==> flow/design.v <==
module wirte_ctrl(
    input wire       wclk, 
    input wire       wrst,
    input wire       wen,  
    input wire [2:0] rptr_gray_sync,  
    output wire [2:0] waddr,  
    output wire [2:0] wptr_gray,  
    output wire       wfull  
);
    reg [3:0] wptr_bin; 
    reg [3:0] wptr_gray_full;
    always @(posedge wclk or posedge wrst) begin
        if (wrst)
            wptr_bin <= 4'b0000;
        else if (wen && ~wfull)
            wptr_bin <= wptr_bin + 1;
    end
    assign waddr = wptr_bin[2:0];
    always @(posedge wclk or posedge wrst) begin
        if (wrst)
            wptr_gray_full <= 4'b0000;
        else
            wptr_gray_full <= wptr_bin ^ (wptr_bin >> 1);
    end
    assign wptr_gray = wptr_gray_full[2:0];
    assign wfull = (wptr_gray_full == {~rptr_gray_sync[2], rptr_gray_sync[1:0]});
endmodule
# From RTL to reports: wirte_ctrl
# The steps from the RTL of wirte_ctrl to its reports follow in flow order.
# Lines are those of the file above, counted from 1.
# Operators carry their Yosys type and port widths (W data, S select, Z words).
# A cell with - has no value.
# inputs
top	wirte_ctrl
clock	wclk
library	sky130hd
lib_corner	tt_025C_1v80

# Word-level counts
# Yosys after proc, flatten, opt, wreduce and memory -nomap, before mapping. Enables and synchronous resets that opt folds into registers are not counted as muxes. Memory bits, and registers merged into a memory's read port (data or address), are not among the register bits. Print and check cells are not counted. Equal cells are merged and count once.
# bits
register_bits	8
latchBits	0
mem_bits_rw	0
mem_bits_ro	0
clocked_rd_ports_x_width	0
memories	0
in_bits	6
output_inout_bits	7
elab_cells	8
# classes
addsub	1
mul	0
n_div	0
compare	0
equal	1
n_shift	0
mux	0
n_logic	3
reduce_logical	1
# op_table
operator	n
$add A4 B1 Y4 const B	1
$eq A4 B3 Y1	1
$xor A4 B3 Y4	1
$not A1 Y1	2
$logic_and A1 B1 Y1	1

# Longest topological paths
# Yosys ltp: most cells in a row. Word level: on the elaborated netlist, between registers, memories and ports. Mapped: between sequential cells and ports; inverters and the memories' decode and read muxes count.
# depth
ltp_word	4
abc_area	0
mapped_depth	4
depth_no_buf	4

# After synthesis
# Yosys stat after the flow's synthesis: flattened, memories mapped to cells. It holds for the ABC_AREA given above (unset counts as 0); a run with the other value may have another netlist.
# The area totals of this step are shown rounded.
# mapped
stdcells	38
synth_area_um2	462
seq_area_um2	200
ff_cells	8
buffers	6
# by_type
cell_type	n	area_total_um2
sky130_fd_sc_hd__dfrtp_1	8	200.192
sky130_fd_sc_hd__buf_4	6	45.043
sky130_fd_sc_hd__o41ai_4	1	27.526
sky130_fd_sc_hd__xnor2_1	3	26.275
sky130_fd_sc_hd__ha_1	2	25.024
sky130_fd_sc_hd__o221ai_1	2	17.517
sky130_fd_sc_hd__xor2_1	2	17.517
sky130_fd_sc_hd__xor2_2	1	16.266
sky130_fd_sc_hd__mux2_4	1	15.014
sky130_fd_sc_hd__nand3b_1	2	15.014
sky130_fd_sc_hd__nor4_2	1	12.512
sky130_fd_sc_hd__or3_1	2	12.512
sky130_fd_sc_hd__inv_1	3	11.261
sky130_fd_sc_hd__o21ai_0	2	10.01
sky130_fd_sc_hd__or2_1	1	6.256
sky130_fd_sc_hd__nand2_1	1	3.754

# Timing after synthesis
# OpenSTA on the mapped netlist: ideal clock, no wires. The path of least setup slack (recovery checks aside). Input and output delay are each 20% of the period. Register names are those of the netlist, which keeps one name where synthesis merged equal registers.
# synth_timing
path_type	in2out
from	in rptr_gray_sync[2]
to	out wfull
tclk_ns	2.04
input_delay_ns	0.408
out_delay_ns	0.408
t_first_pin_ns	0.408
arrival_ns	1.012
required_ns	1.632
slack_ns	0.620
path_delay_ns	0.604
stages	2
path_buffers	0
period_less_setup_slack_ns	1.42
# "path_delay_ns" is the arrival time less input delay plus setup time.
# A path that ends at an output port has no setup time.
# "stages": output pins that drive a net of the path, with the launching flip-flop's if there is one; two outputs of one cell count as two.
# "period_less_setup_slack_ns" = period - worst setup slack (recovery checks aside). The figure is calculated, with input and output delays left at 20% of the set period.
# Between the ends stands the longest chain of elaborated cells between them, by number of cells; it is not shown to be the way that was timed. Of several equally long chains one is given.
# A line is the first line of the expression or statement that the cell stems from. Yosys adds cells for indexed reads and writes and turns some case tables into memories.
# synth_via
cell_sequence	sky130_fd_sc_hd__xnor2_1 sky130_fd_sc_hd__nor4_2
elab_chain_len	2
cells_between	2
lines_between	1
classes_between	eq/ne: 1; logic: 1
# synth_lines
element	line_no	source
start, declared	5	input wire [2:0] rptr_gray_sync,
$not A1 Y1	26	assign wfull = (wptr_gray_full == {~rptr_gray_sync[2], rptr_gray_sync[1:0]});
$eq A4 B3 Y1	26
end, declared	8	output wire       wfull

# Path in the finished layout
# Path of least setup slack in the final report of run 1 (OpenROAD, finished layout, wires in). Where an end is a register, its clock arrival counts in the times.
# layout_timing
path_type	reg2out
from	reg wptr_gray_full[0]
to	out wfull
tclk_ns	1.5
out_delay_ns	0.30
t_first_pin_ns	0.24
arrival_ns	1.31
required_ns	1.20
slack_ns	-0.11
stages	4
path_buffers	1
# Between the ends stands the longest chain of elaborated cells between them, by number of cells; it is not shown to be the way that was timed. Of several equally long chains one is given.
# layout_via
cell_sequence	sky130_fd_sc_hd__dfrtp_1 sky130_fd_sc_hd__xor2_2 sky130_fd_sc_hd__nor4_2 sky130_fd_sc_hd__buf_2
elab_chain_len	1
cells_between	1
lines_between	1
classes_between	eq/ne: 1
# layout_lines
element	line_no	source
start, declared	11	reg [3:0] wptr_gray_full;
start, assigned	21	wptr_gray_full <= 4'b0000;
start, assigned	23	wptr_gray_full <= wptr_bin ^ (wptr_bin >> 1);
$eq A4 B3 Y1	26	assign wfull = (wptr_gray_full == {~rptr_gray_sync[2], rptr_gray_sync[1:0]});
end, declared	8	output wire       wfull

# Settings and measured results of 2 stored flow runs for module wirte_ctrl (sky130hd), not sorted in any way. The constraints put input and output delay at 20% of the set period each and load the outputs with 0.01 pF.
# "achieved_clock_period_ns" means the clock period less the worst setup slack. The figure is calculated, with input and output delays left at 20% of the set period.
# "worst_path_ns": the worst setup path's part of the clock period (all of it between registers, 20% less for each end at a port) less its slack. A launch clock that arrives late makes it longer, a capture clock that arrives late makes it shorter.
# "power_total_w" rests on the timing tool's default activity at the inputs, not on a simulated workload.
# Measured values are rounded.
# Among the settings, -- means not set for that run.
setting or result,run 1,run 2
period_ns,1.5,2.36
CORE_UTILIZATION,35,15
PLACE_DENSITY_LB_ADDON,0.18,--
CORE_MARGIN,6,10
CELL_PAD_IN_SITES_DETAIL_PLACEMENT,1,--
ABC_AREA,0,--
GPL_ROUTABILITY_DRIVEN,1,--
CTS_CLUSTER_SIZE,39,47
CAP_MARGIN,15,20
SLEW_MARGIN,30,20
MIN_ROUTING_LAYER,met2,met1
CORE_ASPECT_RATIO,--,0.51
yosys.chip_area_um2,462,462
die_footprint_um2,2330,5820
finalCellArea_um2,662,657
post_route_util_pct,56.5,22.3
ws_setup_ns,-0.107,0.181
tns_ns,-0.132,0.000
power_total_w,0.00137,0.000881
achieved_clock_period_ns,1.607,2.179
worst_path_ns,1.31,1.24
worst_path_kind,reg2out,in2out
